==> flow/design.v <==
`timescale 1ns / 1ps
module VDM(
    input [47:0] f_data,
	 input [17:0] a_data,
	 input clock,
    input ready,
    input reset,
	 input controls,
    output [29:0] lights
    );
	 wire [20:0] average;
	 reg [30:0] out=0;
	 reg [5:0] audio=0;
	 reg [5:0] count=0;
	 reg [5:0] a1[31:0];
	 always@(posedge clock) begin
		if (reset) begin
			audio<=0;
			out<=31'b100_0000_0000_0000_0000_0000_0000_0000;
			count<=0;
		end else if (ready) begin
			if(count==6'b11_0000) begin
				count<=0;
				out<=31'b100_0000_0000_0000_0000_0000_0000_0000;
				audio<=average[5:0];
				if (~a_data[17]) begin
					a1[0]<=a_data[16:11];
					a1[1]<=a1[0];
					a1[2]<=a1[1];
					a1[3]<=a1[2];
					a1[4]<=a1[3];
					a1[5]<=a1[4];
					a1[6]<=a1[5];
					a1[7]<=a1[6];
					a1[8]<=a1[7];
					a1[9]<=a1[8];
					a1[10]<=a1[9];
					a1[11]<=a1[10];
					a1[12]<=a1[11];
					a1[13]<=a1[12];
					a1[14]<=a1[13];
					a1[15]<=a1[14];
					a1[16]<=a1[15];
					a1[17]<=a1[16];
					a1[18]<=a1[17];
					a1[19]<=a1[18];
					a1[20]<=a1[19];
					a1[21]<=a1[20];
					a1[22]<=a1[21];
					a1[23]<=a1[22];
					a1[24]<=a1[23];
					a1[25]<=a1[24];
					a1[26]<=a1[25];
					a1[27]<=a1[26];
					a1[28]<=a1[27];
					a1[29]<=a1[28];
					a1[30]<=a1[29];
					a1[31]<=a1[30];
				end
			end else begin
				count<=count+1;
			end
		end else begin
			if(audio>1) begin
				audio<=audio-1;
				out<=(out>>1)+31'b100_0000_0000_0000_0000_0000_0000_0000;
			end
		end
	 end
	 assign average = (a1[0]+a1[1]+a1[2]+a1[3]+a1[4]+a1[5]+a1[6]+
							a1[7]+a1[8]+a1[9]+a1[10]+a1[11]+a1[12]+a1[13]
							+a1[14]+a1[15]+a1[16]+a1[17]+a1[18]+a1[19]
							+a1[20]+a1[21]+a1[22]+a1[23]+a1[24]+a1[25]
							+a1[26]+a1[27]+a1[28]+a1[29]+a1[30]+a1[31])>>4;
	 assign lights=out[29:0];
endmodule
[From RTL to reports: VDM]
What the tools print for VDM, step after step.
Line numbers count from 1 in the design file above.
Cell names lack the library's common part.
A cell with n/a has no value.
Inputs
  top module: VDM
  clock port: clock
  cell library: sky130hd
  timing corner: tt_025C_1v80

[Elaborated design]
Yosys after proc, flatten, opt, wreduce and memory -nomap, before mapping. Print and check cells are not counted. Equal cells are merged and count once.
Word-level totals
  bits in registers: 235
  elaborated cells: 84
Operators by class
  $add $sub $neg: 34
  $lt $le $gt $ge: 1
  eq/ne operators: 2
  muxes and demuxes: 7
  bitwise gates (word level): 2
  reductions and logical operators: 3
Operator list (count)
  adder 10 x 6 -> 10 bit: 27
  2-to-1 mux 31 bit: 3
  adder 30 x 31 -> 31 bit with constant B: 1
  2-to-1 mux 6 bit: 4
  adder 9 x 6 -> 10 bit: 1
  adder 8 x 6 -> 9 bit: 1
  adder 7 x 6 -> 8 bit: 1
  adder 6 x 6 -> 7 bit: 1
  adder 6 x 1 -> 6 bit with constant B: 1
  subtractor 6 x 1 -> 6 bit with constant B: 1
  > comparator 6 x 1 -> 1 bit with constant B: 1
  == test 6 bit with constant B: 1
  AND reduction 4 bit: 1
  NOT 1 bit: 2
  != test 2 x 1 -> 1 bit with constant B: 1
  AND reduction 2 bit: 1
  nonzero test 2 bit: 1

[Depth]
Longest topological path by Yosys (ltp), each cell counted once; first at word level (registers and memories cut), then after technology mapping (sequential cells cut; the memories' decode and read muxes count).
Depth
  depth after elaboration: 33
  ABC_AREA: 0
  depth in mapped cells: 22
  mapped depth without buffers: 22

[Mapped cells and area]
Yosys stat after the flow's synthesis: flattened, memories mapped to cells. It holds for the ABC_AREA given above (unset counts as 0); a run with the other value may have another netlist.
Cell types
  edfxtp_1: count 192, area in all 5765.53 um2
  fa_1: count 172, area in all 3.44E+03 um2
  inv_1: count 273, area in all 1.02E+03 um2
  dfxtp_1: count 43, area in all 860.826 um2
  ha_1: count 35, area in all 437.92 um2
  a22oi_1: count 30, area in all 225.216 um2
  buf_4: count 30, area in all 225.216 um2
  nor2_1: count 46, area in all 172.666 um2
  xnor2_1: count 10, area in all 87.584 um2
  buf_8: count 3, area in all 45.043 um2
  xor2_1: count 4, area in all 35.034 um2
  nand2_1: count 8, area in all 30.029 um2
  nor3_1: count 5, area in all 25.024 um2
  buf_2: count 4, area in all 20.019 um2
  mux2i_1: count 2, area in all 20.019 um2
  nor2_8: count 1, area in all 20.019 um2
  nand2b_1: count 3, area in all 18.768 um2
  o22ai_1: count 3, area in all 18.768 um2
Not listed: further types 24, cells in them 38.
Synthesis totals
  standard cells after synthesis: 902
  chip area (Yosys): 0.012741 mm2
  sequential area: 0.0066264 mm2
  flip-flop cells: 235
  buffer cells: 43

[Worst setup path after synthesis]
Path of least setup slack by OpenSTA after synthesis, without wires, with an ideal clock, recovery checks aside; 20% of the period is set as input and as output delay. Where synthesis merged equal registers, the netlist keeps one of their names.
Path post-synthesis
  path type: in2reg
  start point: input ready
  end point: register a1[0][0]
  period: 13.0 ns
  input delay: 2.600 ns
  launch time at the first pin: 2.600 ns
  data arrival time: 11.311 ns
  required time: 12.253 ns
  setup slack: 0.942 ns
  delay of the path: 9.458 ns
  stages: 5
  period reached after synthesis: 12.058 ns
"delay of the path" = arrival - input delay + setup time.
"stages": output pins that drive a net of the path, with the launching flip-flop's if there is one; two outputs of one cell count as two.
"period reached after synthesis" is the clock period less the worst setup slack; recovery checks do not enter. This is arithmetic on one report: input and output delays are still those of the set period (20% each).
Between the ends stands the longest chain of elaborated cells between them, by number of cells; it is not shown to be the way that was timed. Of several equally long chains one is given.
Each line given opens the expression or statement behind the cell; cells for indexed reads and writes are added by Yosys, which also makes memories of some case tables.
Between the ends, post-synthesis
  path through: nor4bb_1 and3_1 clkbuf_2 nand2b_1 nor2_1
  length of the longest elaborated chain: 1
  elaborated cells on any way between the ends: 1
  source lines of those cells: 0
  those cells by class: 1 x reduce/logical
RTL lines, path post-synthesis
  from (decl): RTL line 6  | input ready,
  AND reduction 4 bit
  to (assign): RTL line 27  | a1[0]<=a_data[16:11];
  to (decl): RTL line 15  | reg [5:0] a1[31:0];

[Path in the finished layout]
Path of least setup slack in the final report of entry A (OpenROAD, finished layout, wires in). Where an end is a register, its clock arrival counts in the times.
Path post-layout
  path type: reg2reg
  start point: register a1[21][3]
  end point: register audio[5]
  period: 7.72 ns
  launch time at the first pin: 0.53 ns
  data arrival time: 6.74 ns
  required time: 8.11 ns
  setup slack: 1.37 ns
  stages: 19
Between the ends stands the longest chain of elaborated cells between them, by number of cells; it is not shown to be the way that was timed. Of several equally long chains one is given.
At most two assigning lines are given for a register; there are more.
Between the ends, post-layout
  path through: edfxtp_1 inv_1 fa_1 inv_1 fa_1 inv_1 fa_1 fa_1 inv_1 fa_1 fa_1 fa_1 fa_1 ha_1 a41oi_1 o2bb2ai_1 o221ai_1 xnor2_1 a21oi_1
  length of the longest elaborated chain: 13
  elaborated cells on any way between the ends: 13
  source lines of those cells: 3
  those cells by class: 11 x add/sub; 2 x mux
RTL lines, path post-layout
  from (decl): RTL line 15  | reg [5:0] a1[31:0];
  from (assign): RTL line 48  | a1[21]<=a1[20];
  adder 10 x 6 -> 10 bit (11 in a row): RTL line 70  | assign average = (a1[0]+a1[1]+a1[2]+a1[3]+a1[4]+a1[5]+a1[6]+
  2-to-1 mux 6 bit: RTL line 22  | if(count==6'b11_0000) begin
  2-to-1 mux 6 bit: RTL line 21  | end else if (ready) begin
  to (assign): RTL line 25  | audio<=average[5:0];
  to (assign): RTL line 65  | audio<=audio-1;
  to (decl): RTL line 13  | reg [5:0] audio=0;

Lab notebook: VDM

2 stored runs of VDM in the flow (synthesis by Yosys, layout by OpenROAD, sky130hd cells), in arbitrary order. Constraints: input delay and output delay 20% of the set period each, output load 0.01 pF.
"reached clock period" = clock period - worst setup slack. The figure is calculated, with input and output delays left at 20% of the set period.
By "time of the worst setup path" is meant the share of the clock period that the worst setup path is allowed (20% is reserved at inputs, 20% at outputs), minus its slack. Clock arrival times at its registers enter into it.
"total power of the final layout": no workload was simulated; the value follows from the tool's default switching activity.

==> entry A: settings <==
{ "period_ns": 7.72, "CAP_MARGIN": 20, "CORE_MARGIN": 2, "CORE_UTILIZATION": 40, "SLEW_MARGIN": 20 }
==> entry A: results <==
standard-cell area of the final layout: 0.0142637 mm2
lowest hold slack: 0.447 ns
summed negative setup slack: 0.000 ns
smallest setup slack: 1.366 ns
reached clock period: 6.354 ns
utilization of the finished layout: 45.3 %
total power of the final layout: 0.002821 W
post-synthesis cell area: 0.012741 mm2
time of the worst setup path: 6.35 ns
worst setup path kind: reg2reg
total die area: 0.0332953 mm2

==> entry B: settings <==
{ "period_ns": 10.7, "CORE_UTILIZATION": 43, "PLACE_DENSITY": 0.75, "CELL_PAD_IN_SITES_GLOBAL_PLACEMENT": 1, "GPL_TIMING_DRIVEN": 0, "CTS_CLUSTER_SIZE": 69, "CAP_MARGIN": 20, "CORE_MARGIN": 2, "SLEW_MARGIN": 20 }
==> entry B: results <==
standard-cell area of the final layout: 0.0147241 mm2
lowest hold slack: 0.446 ns
summed negative setup slack: 0.000 ns
smallest setup slack: 4.431 ns
reached clock period: 6.269 ns
utilization of the finished layout: 50.1 %
total power of the final layout: 0.002075 W
post-synthesis cell area: 0.012741 mm2
time of the worst setup path: 6.27 ns
worst setup path kind: reg2reg
total die area: 0.0310235 mm2
