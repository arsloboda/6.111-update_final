==> flow/design.v <==
`timescale 1ns / 1ps
module mixer(
    input signed [17:0] audio_in1,
    input signed [17:0] audio_in2,
    input ready,
    input clock,
    input reset,
    input [9:0] controls,
	 input wire signed [7:0] freq1,
	 input wire signed [7:0] freq2,
	 input wire signed [7:0] freq3,
	 input wire signed [7:0] freq4,
	 input wire signed [7:0] freq5,
	 input wire signed [7:0] freq6,
    output wire signed[17:0] audio_out,
    output reg [4:0] weight1,
    output reg [4:0] weight2,
	 output fup,
	 output fdown
    );
	parameter MAX_WEIGHT = 5'd31;
	wire [7:0] switches = controls[7:0];
	assign fup = controls[8];
	assign fdown = controls[9];	
	wire signed [17:0] mixed_audio;
	reg signed [22:0] reg_mixed_audio;
	reg signed [22:0] weighted_audio1;
	reg signed [22:0] weighted_audio2;
	reg signed [22:0] a2_by_volume_a1bass = 0;
	reg signed [22:0] volume_audio2bass = 0;
	reg signed [22:0] a2_by_volume_a1 = 5'd16;
	reg signed [22:0] a1_by_volume_a2 = 5'd16;
	reg [4:0] audio1_vcontrol = 1;
	reg [4:0] audio2_vcontrol = 1;
	reg [4:0] freq1_vcontrol = 1;
	reg [9:0] counter = 0;
	reg signed [17:0] reg_audio_out;
	assign audio_out = reg_audio_out;
	assign mixed_audio = reg_mixed_audio[22:5];
	wire signed [17:0] wire_weighted_audio1;
	wire signed [17:0] wire_weighted_audio2;
	wire signed [17:0] wire_a2_by_volume_a1;
	wire signed [17:0] wire_a1_by_volume_a2;
	wire signed [17:0] wire_a2_by_volume_a1bass;
	assign wire_weighted_audio1 = weighted_audio1[22:5];
	assign wire_weighted_audio2 = weighted_audio2[22:5];
	assign wire_a2_by_volume_a1bass = a2_by_volume_a1bass[22:5];
	assign wire_a2_by_volume_a1 = a2_by_volume_a1[22:5];
	assign wire_a1_by_volume_a2 = a1_by_volume_a2[22:5];
	reg old_fup=0;  
	reg old_fdown=0;  
	always @(posedge clock) begin
		if (reset) begin
			old_fup <= 0;
			old_fdown <= 0;
			weight1 <= 5'd16;  
			weight2 <= 5'd31-weight1;
			counter <= 0;
		end
		else begin
			weight2 <= 5'd31-weight1;
			weighted_audio1 <= weight1*audio_in1;
			weighted_audio2 <= weight2*audio_in2;
			reg_mixed_audio <= weighted_audio1 + weighted_audio2;
			a2_by_volume_a1 <= 2*audio1_vcontrol*audio_in2;
			a1_by_volume_a2 <= 2*audio2_vcontrol*audio_in1;
			a2_by_volume_a1bass <= 2*freq1_vcontrol*audio_in2;
			if (ready) counter <= counter + 1;  
			if (counter == 0) begin
				if(audio_in1[17] == 0) begin
					if (audio_in1[16:12] > 5'd8) begin
						audio1_vcontrol <= audio_in1[16:12];
					end
					else audio1_vcontrol <= 5'd8;
				end
				if(audio_in2[17] == 0) begin
					if (audio_in2[16:12] > 5'd8) begin
						audio2_vcontrol <= audio_in2[16:12];
					end
					else audio2_vcontrol <= 5'd8;
				end
				if(freq1[7] == 0) begin
					if (freq1[6:2] > 5'd8) begin
						freq1_vcontrol <= freq1[6:2];
					end
					else freq1_vcontrol <= 5'd8;
				end
			end
			if (fup & ~old_fup & (weight1 != 5'd31)) weight1 <= weight1+1;       
			if (fdown & ~old_fdown & (weight1 != 5'd0)) weight1 <= weight1-1;     
			old_fup <= fup;
			old_fdown <= fdown;
		end
	end
	always@(*) begin
		case(switches)
			8'b0000_0001: reg_audio_out = wire_weighted_audio1; 
			8'b0000_0010: reg_audio_out = wire_weighted_audio2;
			8'b0000_0100: reg_audio_out = wire_a1_by_volume_a2;
			8'b0000_1000: reg_audio_out = wire_a2_by_volume_a1;
			8'b0001_0000: reg_audio_out = wire_a2_by_volume_a1bass;
			default: reg_audio_out = mixed_audio; 
		endcase
	end
endmodule
`timescale 1ns / 1ps
module mixer_buffer(
    input clock,  
    input ready,  
    input reset,
    input [17:0] audio_in_left1,
	 input [17:0] audio_in_left2,
    input [17:0] audio_in_right1,
	 input [17:0] audio_in_right2,
	 input [55:0] freq_data,
    output [17:0] audio_out_left,
    output [17:0] audio_out_right,
    input [9:0] controls,
    output [4:0] weight1,
    output [4:0] weight2,
	 output fup,
	 output fdown
    );
	 wire [7:0] freq1;
	 wire [7:0] freq2;
	 wire [7:0] freq3;
	 wire [7:0] freq4;
	 wire [7:0] freq5;
	 wire [7:0] freq6;
	 wire [4:0] weight1_l;
	 wire [4:0] weight1_r;
	 wire [4:0] weight2_l;
	 wire [4:0] weight2_r;
	 wire fupl;
	 wire fupr;
	 wire fdownl;
	 wire fdownr;
	 assign freq1 = freq_data[7:0];
	 assign freq2 = freq_data[7:0];
	 assign freq3 = freq_data[7:0];
	 assign freq4 = freq_data[7:0];
	 assign freq5 = freq_data[7:0];
	 assign freq6 = freq_data[7:0];
	 assign fup = fupl;
	 assign fdown = fdownl;
	 assign weight1 = weight1_l;
	 assign weight2 = weight2_l;
	 mixer mix_left(.audio_in1(audio_in_left1),.audio_in2(audio_in_left2),
					.ready(ready),.clock(clock),.reset(reset),
					.freq1(freq1),.freq2(freq2),.freq3(freq3),.freq4(freq4),
					.freq5(freq5),.freq6(freq6),
					.controls(controls),.audio_out(audio_out_left),
					.weight1(weight1_l),.weight2(weight2_l),
					.fup(fupl),.fdown(fdownl));
	 mixer mix_right(.audio_in1(audio_in_right1),.audio_in2(audio_in_right2),
					.ready(ready),.clock(clock),.reset(reset),
					.freq1(freq1),.freq2(freq2),.freq3(freq3),.freq4(freq4),
					.freq5(freq5),.freq6(freq6),
					.controls(controls),.audio_out(audio_out_right),
					.weight1(weight1_r),.weight2(weight2_r),
					.fup(fupr),.fdown(fdownr));
endmodule
## Tool chain data of mixer_buffer

The steps from the RTL of mixer_buffer to its reports follow in flow order.
Line numbers count from 1 in the design file above.
Operators carry their Yosys type and port widths (W data, S select, Z words).
Cell names lack the library's common part.
The mark - stands for no value.

| set-up | value |
|---|---|
| top | mixer_buffer |
| clock | clock |
| standard-cell library | sky130hd |
| corner | tt_025C_1v80 |

## Elaborated design

Source: Yosys, flattened and elaborated, memories not mapped. Widths are those after wreduce. Registers that Yosys merges into a memory's read port (data or address) are not register bits. Print and check cells do not count. Equal cells are merged and count once.

| cells by class | value |
|---|---|
| add/subtract/negate cells | 10 |
| $mul | 10 |
| magnitude comparators | 5 |
| eq/ne operators | 7 |
| muxes and demuxes | 7 |
| bitwise gates (word level) | 14 |
| reductions and logical operators | 12 |

Operators by type and width:

| kind | count |
|---|---|
| $mul A5 B18 Y22 | 6 |
| $mul A5 B18 Y23 | 4 |
| $pmux W18 S5 | 2 |
| $add A23 B23 Y23 | 2 |
| $gt A5 B4 Y1 const B | 5 |
| $mux W5 | 5 |
| $add A10 B1 Y10 const B | 2 |
| $logic_not A10 Y1 | 2 |
| $reduce_and A3 Y1 | 6 |
| $add A5 B1 Y5 const B | 2 |
| $sub A5 B1 Y5 const B | 2 |
| $sub A5 B5 Y5 const A | 2 |
| $ne A5 B5 Y1 const B | 2 |
| $reduce_bool A5 Y1 | 2 |
| $not A1 Y1 | 8 |
| $eq A8 B1 Y1 const B | 1 |
| $eq A8 B2 Y1 const B | 1 |
| $eq A8 B3 Y1 const B | 1 |
| $eq A8 B4 Y1 const B | 1 |
| $eq A8 B5 Y1 const B | 1 |
| $and A1 B1 Y1 | 6 |
| $reduce_bool A2 Y1 | 2 |

| word-level totals | value |
|---|---|
| flip-flop bits (word level) | 342 |
| bits of input ports | 141 |
| output and inout port bits | 48 |
| cells after elaboration | 91 |

## Depth

Yosys ltp: most cells in a row. Word level: on the elaborated netlist, between registers, memories and ports. Mapped: between sequential cells and ports; inverters and the memories' decode and read muxes count.

| depth | value |
|---|---|
| depth after elaboration | 5 |
| ABC_AREA | 0 |
| mapped depth | 18 |
| mapped depth without buffers | 16 |

## After synthesis

The flow's flattened synthesis, as Yosys stat reports it; memories are mapped. The netlist is that of the ABC_AREA named above (0 if unset); the other value can give another one.
Totals and module areas in this step are rounded.

| synthesis totals | value |
|---|---|
| cells in the netlist | 4092 |
| synthesis area | 39000 µm² |
| sequential part of the area | 8800 µm² |
| flip-flop cells | 308 |
| buffers | 156 |

Cells by type:

| cell type | count | total area (µm²) |
|---|---|---|
| fa_1 | 470 | 9.41E+03 |
| edfxtp_1 | 266 | 7.99E+03 |
| ha_1 | 344 | 4.3E+03 |
| and2_1 | 620 | 3878.72 |
| inv_1 | 696 | 2.61E+03 |
| xnor2_1 | 166 | 1.45E+03 |
| nand2_1 | 339 | 1272.47 |
| dfxtp_1 | 42 | 840.806 |
| a21oi_1 | 161 | 805.773 |
| xor2_1 | 72 | 630.605 |
| clkbuf_1 | 150 | 563.04 |
| nor2_1 | 148 | 555.533 |
| a21o_1 | 71 | 533.011 |
| a31oi_1 | 58 | 362.848 |
| a222oi_1 | 36 | 360.346 |
| a22oi_1 | 40 | 300.288 |
| nor2b_1 | 46 | 287.776 |
| o21ai_0 | 52 | 260.25 |

Not listed: further types 48, cells in them 315.
By module: a second synthesis without flattening, with its own total; a netlist apart from the flattened one above.

| unflattened totals | value |
|---|---|
| cell total of the unflattened synthesis | 4332 |
| area total of the unflattened synthesis | 40000 µm² |

Each row is one instance without its submodules.

Modules:

| module | times used | cells | area (µm²) | seq. area (µm²) |
|---|---|---|---|---|
| mixer | 2 | 2166 | 20000 | 4400 |
| mixer_buffer | 1 | 0 | 0.0 | 0.0 |

## Path before layout

OpenSTA on the mapped netlist: ideal clock, no wires. The path of least setup slack (recovery checks aside). Input and output delay are each 20% of the period. Register names are those of the netlist, which keeps one name where synthesis merged equal registers.

| path after synthesis | value |
|---|---|
| kind | input port to flip-flop |
| from | in reset |
| to | reg mix_left.audio1_vcontrol[0] |
| clock period | 7730 ps |
| input delay | 1546 ps |
| setup time | 364 ps |
| launch time at the first pin | 1546 ps |
| arrival | 7333 ps |
| required time | 7366 ps |
| setup slack | 33 ps |
| delay of the path | 6151 ps |
| stages on the path | 3 |
| path buffers | 0 |
| synthesis period reached | 7697 ps |

"delay of the path" = arrival - input delay + setup time.
"stages on the path": output pins that drive a net of the path, with the launching flip-flop's if there is one; two outputs of one cell count as two.
"synthesis period reached" is the clock period less the worst setup slack; recovery checks do not enter. This is arithmetic on one report: input and output delays are still those of the set period (20% each).
Between the ends stands the longest chain of elaborated cells between them, by number of cells; it is not shown to be the way that was timed. Of several equally long chains one is given.
Each line given opens the expression or statement behind the cell; cells for indexed reads and writes are added by Yosys, which also makes memories of some case tables.

| between the ends, after synthesis | value |
|---|---|
| path through | inv_1 -> nand4_1 -> nor2_1 |
| cells in the longest elaborated chain | 2 |
| elaborated cells on any way between the ends | 2 |
| source lines of those cells | 0 |
| those cells by class | 1 x logic; 1 x reduce/logical |

RTL lines, path after synthesis:

| element | line | source |
|---|---|---|
| start, declared | 110 | `input reset,` |
| $not A1 Y1 | - |  |
| $reduce_and A3 Y1 | - |  |
| end, assigned | 72 | `audio1_vcontrol <= audio_in1[16:12];` |
| end, assigned | 74 | `else audio1_vcontrol <= 5'd8;` |
| end, declared | 33 | `reg [4:0] audio1_vcontrol = 1;` |

## Timing after layout

From the final timing report of record 1: the path of least setup slack in the routed layout; clock arrival at registers is part of the times.
The report prints the path's times to 10 ps; the period is as set.

| path after layout | value |
|---|---|
| kind | input port to output port |
| from | in controls[7] |
| to | out audio_out_right[2] |
| clock period | 7650 ps |
| input delay | 1530 ps |
| external output delay | 1530 ps |
| launch time at the first pin | 1530 ps |
| arrival | 4670 ps |
| required time | 6120 ps |
| setup slack | 1450 ps |
| stages on the path | 8 |
| path buffers | 3 |

Between the ends stands the longest chain of elaborated cells between them, by number of cells; it is not shown to be the way that was timed. Of several equally long chains one is given.

| between the ends, after layout | value |
|---|---|
| path through | clkdlybuf4s50_1 -> or3_4 -> or3_4 -> nor4b_4 -> buf_8 -> a222oi_1 -> a31oi_2 -> clkdlybuf4s50_1 |
| cells in the longest elaborated chain | 2 |
| elaborated cells on any way between the ends | 6 |
| source lines of those cells | 1 |
| those cells by class | 5 x eq/ne; 1 x mux |

RTL lines, path after layout:

| element | line | source |
|---|---|---|
| start, declared | 118 | `input [9:0] controls,` |
| $eq A8 B5 Y1 | 96 | `case(switches)` |
| $pmux W18 S5 | 96 |  |
| end, declared | 117 | `output [17:0] audio_out_right,` |

Hand-over note for mixer_buffer

Measured results for mixer_buffer: 2 stored runs of the Yosys and OpenROAD flow on sky130hd. The settings differ; the order carries no meaning. The constraints put input and output delay at 20% of the set period each and load the outputs with 0.01 pF.
"clock period achieved" means the clock period less the worst setup slack. The figure is calculated, with input and output delays left at 20% of the set period.
By "time of the worst setup path" is meant the share of the clock period that the worst setup path is allowed (20% is reserved at inputs, 20% at outputs), minus its slack. Clock arrival times at its registers enter into it.
"total power of the final layout" rests on the timing tool's default activity at the inputs, not on a simulated workload.
"time of the worst setup path" is known to 10 ps.
The results are shown rounded.
A setting shown as n/a is not set for that run.

| setting or result | record 1 | record 2 |
|---|---|---|
| period_ns | 7.65 | 10.4 |
| SETUP_SLACK_MARGIN | 1.47 | n/a |
| CAP_MARGIN | 20 | 40 |
| CORE_MARGIN | 2 | 2 |
| CORE_UTILIZATION | 40 | 22 |
| SLEW_MARGIN | 20 | 20 |
| PLACE_DENSITY_LB_ADDON | n/a | 0.11 |
| GPL_TIMING_DRIVEN | n/a | 0 |
| CTS_CLUSTER_DIAMETER | n/a | 253 |
| area of the die (µm²) | 99000 | 180000 |
| time of the worst setup path (ps) | 3140 | 4590 |
| worst setup path kind | input port to output port | input port to output port |
| sum of negative setup slack (ps) | 0 | 0 |
| area of the standard cells in the finished layout (µm²) | 43000 | 45000 |
| total power of the final layout (mW) | 15 | 11 |
| utilization | 0.45 | 0.26 |
| clock period achieved (ps) | 6203 | 8748 |
| worst hold slack after layout (ps) | 500 | 500 |
| cell area after synthesis (µm²) | 39000 | 39000 |
| setup slack of the critical path (ps) | 1400 | 1700 |

End of note.
